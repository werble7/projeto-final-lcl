==> flow/design.v <==
module horas(clock, clock1, UP, DOWN, SW15, SW16, SW17, clockOUT, a, b, c, d, e, f, g, a1, b1, c1, d1, e1, f1, g1);
input clock, UP, DOWN, SW15, SW16, clock1, SW17;
reg [5:0]hora;
output reg clockOUT, a, b, c, d, e, f, g, a1, b1, c1, d1, e1, f1, g1;
reg estado, jafoi = 0;
reg [31:0]count;
initial hora = 15;
initial count = 0;
always @(posedge clock) begin
	if(SW16 == 0 && SW17 == 0)
		estado = 0;
	else if(SW15 == 1 && SW16 == 0 && SW17 == 1)
		estado = 1;
	case(clock1)
		1 :	if(estado == 0)
				count = count + 1;
	endcase
	case(estado)
		0 : begin				
				if(count >= 1)begin
					hora <= hora + 1; 
					count = 0;
					end
				if(hora >= 24)begin
					clockOUT = 1;
					hora <= 0;
					end
				else
					clockOUT = 0;
			end			
		1 : begin
				if(UP == 0)begin
					if(hora==23)
						hora <= 0;
					else
						hora <= hora + 1;
					jafoi <= 0; end
				else 
				if(DOWN== 0)begin
					if(hora==0)
						hora <= 23;
					else
						hora <= hora - 1;
					jafoi <= 0; end
				else
				if(UP==0 && DOWN==0)
					estado = 0;
			end			
	endcase	
	case(hora%10)
			0 : begin a <= 0 ; b <= 0 ; c <= 0 ; d <= 0 ; e <= 0 ; f <= 0 ; g <= 1 ;end
			1 : begin a <= 1 ; b <= 0 ; c <= 0 ; d <= 1 ; e <= 1 ; f <= 1 ; g <= 1 ;end
			2 : begin a <= 0 ; b <= 0 ; c <= 1 ; d <= 0 ; e <= 0 ; f <= 1 ; g <= 0 ;end
			3 : begin a <= 0 ; b <= 0 ; c <= 0 ; d <= 0 ; e <= 1 ; f <= 1 ; g <= 0 ;end
			4 : begin a <= 1 ; b <= 0 ; c <= 0 ; d <= 1 ; e <= 1 ; f <= 0 ; g <= 0 ;end
			5 : begin a <= 0 ; b <= 1 ; c <= 0 ; d <= 0 ; e <= 1 ; f <= 0 ; g <= 0 ;end
			6 : begin a <= 0 ; b <= 1 ; c <= 0 ; d <= 0 ; e <= 0 ; f <= 0 ; g <= 0 ;end
			7 : begin a <= 0 ; b <= 0 ; c <= 0 ; d <= 1 ; e <= 1 ; f <= 1 ; g <= 1 ;end
			8 : begin a <= 0 ; b <= 0 ; c <= 0 ; d <= 0 ; e <= 0 ; f <= 0 ; g <= 0 ;end
			9 : begin a <= 0 ; b <= 0 ; c <= 0 ; d <= 0 ; e <= 1 ; f <= 0 ; g <= 0 ;end
		endcase
	case(hora/10)
			0 : begin a1 <= 0 ; b1 <= 0 ; c1 <= 0 ; d1 <= 0 ; e1 <= 0 ; f1 <= 0 ; g1 <= 1 ;end
			1 : begin a1 <= 1 ; b1 <= 0 ; c1 <= 0 ; d1 <= 1 ; e1 <= 1 ; f1 <= 1 ; g1 <= 1 ;end
			2 : begin a1 <= 0 ; b1 <= 0 ; c1 <= 1 ; d1 <= 0 ; e1 <= 0 ; f1 <= 1 ; g1 <= 0 ;end
			3 : begin a1 <= 0 ; b1 <= 0 ; c1 <= 0 ; d1 <= 0 ; e1 <= 1 ; f1 <= 1 ; g1 <= 0 ;end
			4 : begin a1 <= 1 ; b1 <= 0 ; c1 <= 0 ; d1 <= 1 ; e1 <= 1 ; f1 <= 0 ; g1 <= 0 ;end
			5 : begin a1 <= 0 ; b1 <= 1 ; c1 <= 0 ; d1 <= 0 ; e1 <= 1 ; f1 <= 0 ; g1 <= 0 ;end
			6 : begin a1 <= 0 ; b1 <= 1 ; c1 <= 0 ; d1 <= 0 ; e1 <= 0 ; f1 <= 0 ; g1 <= 0 ;end
			7 : begin a1 <= 0 ; b1 <= 0 ; c1 <= 0 ; d1 <= 1 ; e1 <= 1 ; f1 <= 1 ; g1 <= 1 ;end
			8 : begin a1 <= 0 ; b1 <= 0 ; c1 <= 0 ; d1 <= 0 ; e1 <= 0 ; f1 <= 0 ; g1 <= 0 ;end
			9 : begin a1 <= 0 ; b1 <= 0 ; c1 <= 0 ; d1 <= 0 ; e1 <= 1 ; f1 <= 0 ; g1 <= 0 ;end
		endcase
end
endmodule
---- Reports on horas ----
Tool output for the design above, in the order of the flow.
Line numbers count from 1 in the design file above.
Library cell names are shortened.
Not given: n/a
inputs
  design top .............................. horas
  clock ................................... clock
  cell library ............................ sky130hd
  corner .................................. tt_025C_1v80

---- Word level ----
Source: Yosys, flattened and elaborated, memories not mapped. Widths are those after wreduce. Registers that Yosys merges into a memory's read port (data or address) are not register bits. Print and check cells do not count. Equal cells are merged and count once.
word-level totals
  register bits ........................... 54
  bits of input ports ..................... 7
  output and inout port bits .............. 15
cells by class
  add/subtract/negate cells ............... 3
  div/mod/pow operators ................... 2
  magnitude comparators ................... 2
  equal/unequal tests ..................... 21
  muxes and demuxes ....................... 33
  bitwise logic cells ..................... 5
  reduce/logical cells .................... 48
operator list
  operator                                                             number
  == test 32 x 3 -> 1 bit (second input constant)                      8
  == test 32 x 2 -> 1 bit (second input constant)                      4
  == test 32 x 4 -> 1 bit (second input constant)                      4
  divider 6 x 4 -> 32 bit (second input constant)                      1
  modulo 6 x 4 -> 32 bit (second input constant)                       1
  2-to-1 mux 32 bit                                                    3
  == test 32 x 1 -> 1 bit (second input constant)                      2
  logical NOT 32 bit                                                   2
  parallel mux 32 bit (select 2 bit)                                   1
  2-to-1 mux 6 bit                                                     6
  adder 32 x 1 -> 32 bit (second input constant)                       1
  greater-or-equal comparator 32 x 1 -> 1 bit (second input constant)  1
  OR reduction 8 bit                                                   4
  parallel mux 1 bit (select 2 bit)                                    15
  nonzero test 2 bit                                                   14
  OR reduction 7 bit                                                   4
  OR reduction 6 bit                                                   4
  OR reduction 9 bit                                                   2
  OR reduction 4 bit                                                   4
  OR reduction 3 bit                                                   4
  parallel mux 6 bit (select 2 bit)                                    1
  OR reduction 2 bit                                                   4
  2-to-1 mux 1 bit                                                     7
  inequality test 3 bit (second input constant)                        2
  adder 6 x 1 -> 6 bit (second input constant)                         1
  subtractor 6 x 1 -> 6 bit (second input constant)                    1
  greater-or-equal comparator 6 x 5 -> 1 bit (second input constant)   1
  == test 6 x 5 -> 1 bit (second input constant)                       1
Other operator kinds: 4; their cells: 11.

---- Longest topological paths ----
Yosys ltp: most cells in a row. Word level: on the elaborated netlist, between registers, memories and ports. Mapped: between sequential cells and ports; inverters and the memories' decode and read muxes count.
logic depth
  depth after elaboration ................. 11
  ABC_AREA ................................ 1
  gate-level depth with buffers ........... 26
  mapped depth without buffers ............ 25

---- Mapped cells and area ----
The flow's flattened synthesis, as Yosys stat reports it; memories are mapped. The netlist is that of the ABC_AREA named above (0 if unset); the other value can give another one.
cell types
  cell      number
  dfxtp_1   33
  edfxtp_1  21
  nand2_1   98
  nor2_1    85
  inv_1     67
  xor2_1    24
  nand3_1   32
  nand2_2   17
  ha_1      8
  nand4_1   15
  o21ai_0   16
  nor3_1    14
  nand2_4   6
  nand3_4   3
  a21oi_1   9
  nor2_4    4
  nand2_8   2
  nand3_2   4
Other cell types: 28; their cells: 50.
mapped netlist
  mapped cells ............................ 508
  cell area after synthesis ............... 3,708.6 um^2
  sequential area ......................... 1,291.2 um^2
  flip-flops .............................. 54
  buffers ................................. 7

---- Worst setup path after synthesis ----
Path of least setup slack by OpenSTA after synthesis, without wires, with an ideal clock, recovery checks aside; 20% of the period is set as input and as output delay. Where synthesis merged equal registers, the netlist keeps one of their names.
timing after synthesis
  path type ............................... reg2reg
  from .................................... reg hora[4]
  to ...................................... reg a
  period .................................. 4.61 ns
  data arrival time ....................... 2.683 ns
  required time ........................... 4.319 ns
  path slack .............................. 1.635 ns
  path delay .............................. 2.974 ns
  stages .................................. 24
  synthesis period reached ................ 2.975 ns
"path delay" is the arrival time less input delay plus setup time.
"stages": output pins that drive a net of the path, with the launching flip-flop's if there is one; two outputs of one cell count as two.
"synthesis period reached" = period - worst setup slack (recovery checks aside). The figure is calculated, with input and output delays left at 20% of the set period.
The rows between start and end are the longest chain of elaborated cells between them; the timing report does not say that the signal goes this way. Where chains are equally long, one stands for them.
Each line given opens the expression or statement behind the cell; cells for indexed reads and writes are added by Yosys, which also makes memories of some case tables.
At most two assigning lines are given for a register; there are more.
Only ways into the end's enable, where the timed path ends, are counted here.
on the way, after synthesis
  cells stage by stage .................... edfxtp_1 inv_2 nand2_4 ha_1 inv_1 o21ai_1 nand2_2 nand2_4 inv_4 nand3_2 nand2_4 inv_1 ha_1 inv_1 xor2_1 inv_1 nand2_2 nand2_4 nor2_4 nor2b_2 nand2_1 nand2_2 nor2_4 nand2_1
  cells in the longest elaborated chain ... 4
ends and longest elaborated chain, after synthesis
  item                     line  text
  start, declared          3     reg [5:0]hora;
  start, assigned          21    hora <= hora + 1;
  start, assigned          36    hora <= hora + 1;
  modulo 6 x 4 -> 32 bit   50    case(hora%10)
  == test 32 x 3 -> 1 bit  50
  OR reduction 2 bit       n/a
  nonzero test 2 bit       n/a
  end, assigned            51    0 : begin a <= 0 ; b <= 0 ; c <= 0 ; d <= 0 ; e <= 0 ; f <= 0 ; g <= 1 ;end
  end, assigned            52    1 : begin a <= 1 ; b <= 0 ; c <= 0 ; d <= 1 ; e <= 1 ; f <= 1 ; g <= 1 ;end
  end, declared            4     output reg clockOUT, a, b, c, d, e, f, g, a1, b1, c1, d1, e1, f1, g1;

---- Timing after layout ----
From the final timing report of record 1: the path of least setup slack in the routed layout; clock arrival at registers is part of the times.
timing after layout
  path type ............................... in2reg
  from .................................... in SW16
  to ...................................... reg hora[3]
  period .................................. 4.78 ns
  external input delay .................... 0.96 ns
  data arrival time ....................... 3.56 ns
  required time ........................... 4.81 ns
  path slack .............................. 1.25 ns
  stages .................................. 19
The rows between start and end are the longest chain of elaborated cells between them; the timing report does not say that the signal goes this way. Where chains are equally long, one stands for them.
At most two assigning lines are given for a register; there are more.
Only ways into the end's enable, where the timed path ends, are counted here.
on the way, after layout
  cells stage by stage .................... clkdlybuf4s50_1 inv_1 nand2_1 nand2_1 o21ai_2 nand2_2 nor2_2 nand3b_1 nor2_1 nand2_1 nor2_1 xor2_1 nand2_1 nor2_1 nand2_1 nor2_1 nand2_1 nand2_1 nand2_1
  cells in the longest elaborated chain ... 10
ends and longest elaborated chain, after layout
  item                                         line  text
  start, declared                              2     input clock, UP, DOWN, SW15, SW16, clock1, SW17;
  inverter 1 bit                               12    else if(SW15 == 1 && SW16 == 0 && SW17 == 1)
  logical AND 1 bit x2                         12
  2-to-1 mux 1 bit                             12
  2-to-1 mux 1 bit                             10    if(SW16 == 0 && SW17 == 0)
  2-to-1 mux 32 bit                            15    1 : if(estado == 0)
  2-to-1 mux 32 bit                            14    case(clock1)
  greater-or-equal comparator 32 x 1 -> 1 bit  20    if(count >= 1)begin
  inequality test 3 bit                        n/a
  AND reduction 2 bit                          n/a
  end, assigned                                21    hora <= hora + 1;
  end, assigned                                36    hora <= hora + 1;
  end, declared                                3     reg [5:0]hora;

Ticket comment

Flow measurements of horas on sky130hd: 2 stored runs with different settings, listed in no order. Input and output delays are each 20% of the period that was set; the output load is 0.01 pF.
By "reached clock period" is meant the clock period of the run minus its worst setup slack. This is arithmetic on one report: input and output delays are still those of the set period (20% each).
"time of the worst setup path" = time allowed to the worst setup path (clock period - input delay - output delay, where it has them) - its slack; a late launch clock adds to it, a late capture clock takes from it.
By "total power after layout" is meant OpenSTA's value without simulated activity: inputs other than the clock are taken to toggle once in ten clock periods, and the tool carries that through the logic.

---- record 1 ----
settings
  period_ns = 4.78
  CORE_UTILIZATION = 34
  SETUP_SLACK_MARGIN = 0.53
  CORE_MARGIN = 6
  CELL_PAD_IN_SITES_GLOBAL_PLACEMENT = 3
  ABC_AREA = 1
  GPL_ROUTABILITY_DRIVEN = 1
  MAX_ROUTING_LAYER = met4
  CAP_MARGIN = 20
  SLEW_MARGIN = 20
results
  sum of negative setup slack ............. 0.000 ns
  reached clock period .................... 3.530 ns
  overall die area ........................ 13,558.3 um^2
  total power after layout ................ 3,370 uW
  post-synthesis cell area ................ 3,708.6 um^2
  smallest setup slack .................... 1.250 ns
  area of the standard cells in the finished layout .. 4,204.0 um^2
  worst hold slack ........................ 0.460 ns
  time of the worst setup path ............ 2.57 ns
  worst setup path kind ................... in2reg
  final utilization ....................... 0.402

---- record 2 ----
settings
  period_ns = 4.26
  CAP_MARGIN = 20
  CORE_MARGIN = 2
  CORE_UTILIZATION = 40
  SLEW_MARGIN = 20
results
  area of the standard cells in the finished layout .. 4,092.7 um^2
  sum of negative setup slack ............. 0.000 ns
  overall die area ........................ 10,122.4 um^2
  total power after layout ................ 3,027 uW
  post-synthesis cell area ................ 3,733.6 um^2
  worst hold slack ........................ 0.513 ns
  time of the worst setup path ............ 3.90 ns
  worst setup path kind ................... reg2reg
  smallest setup slack .................... 0.364 ns
  reached clock period .................... 3.896 ns
  final utilization ....................... 0.447
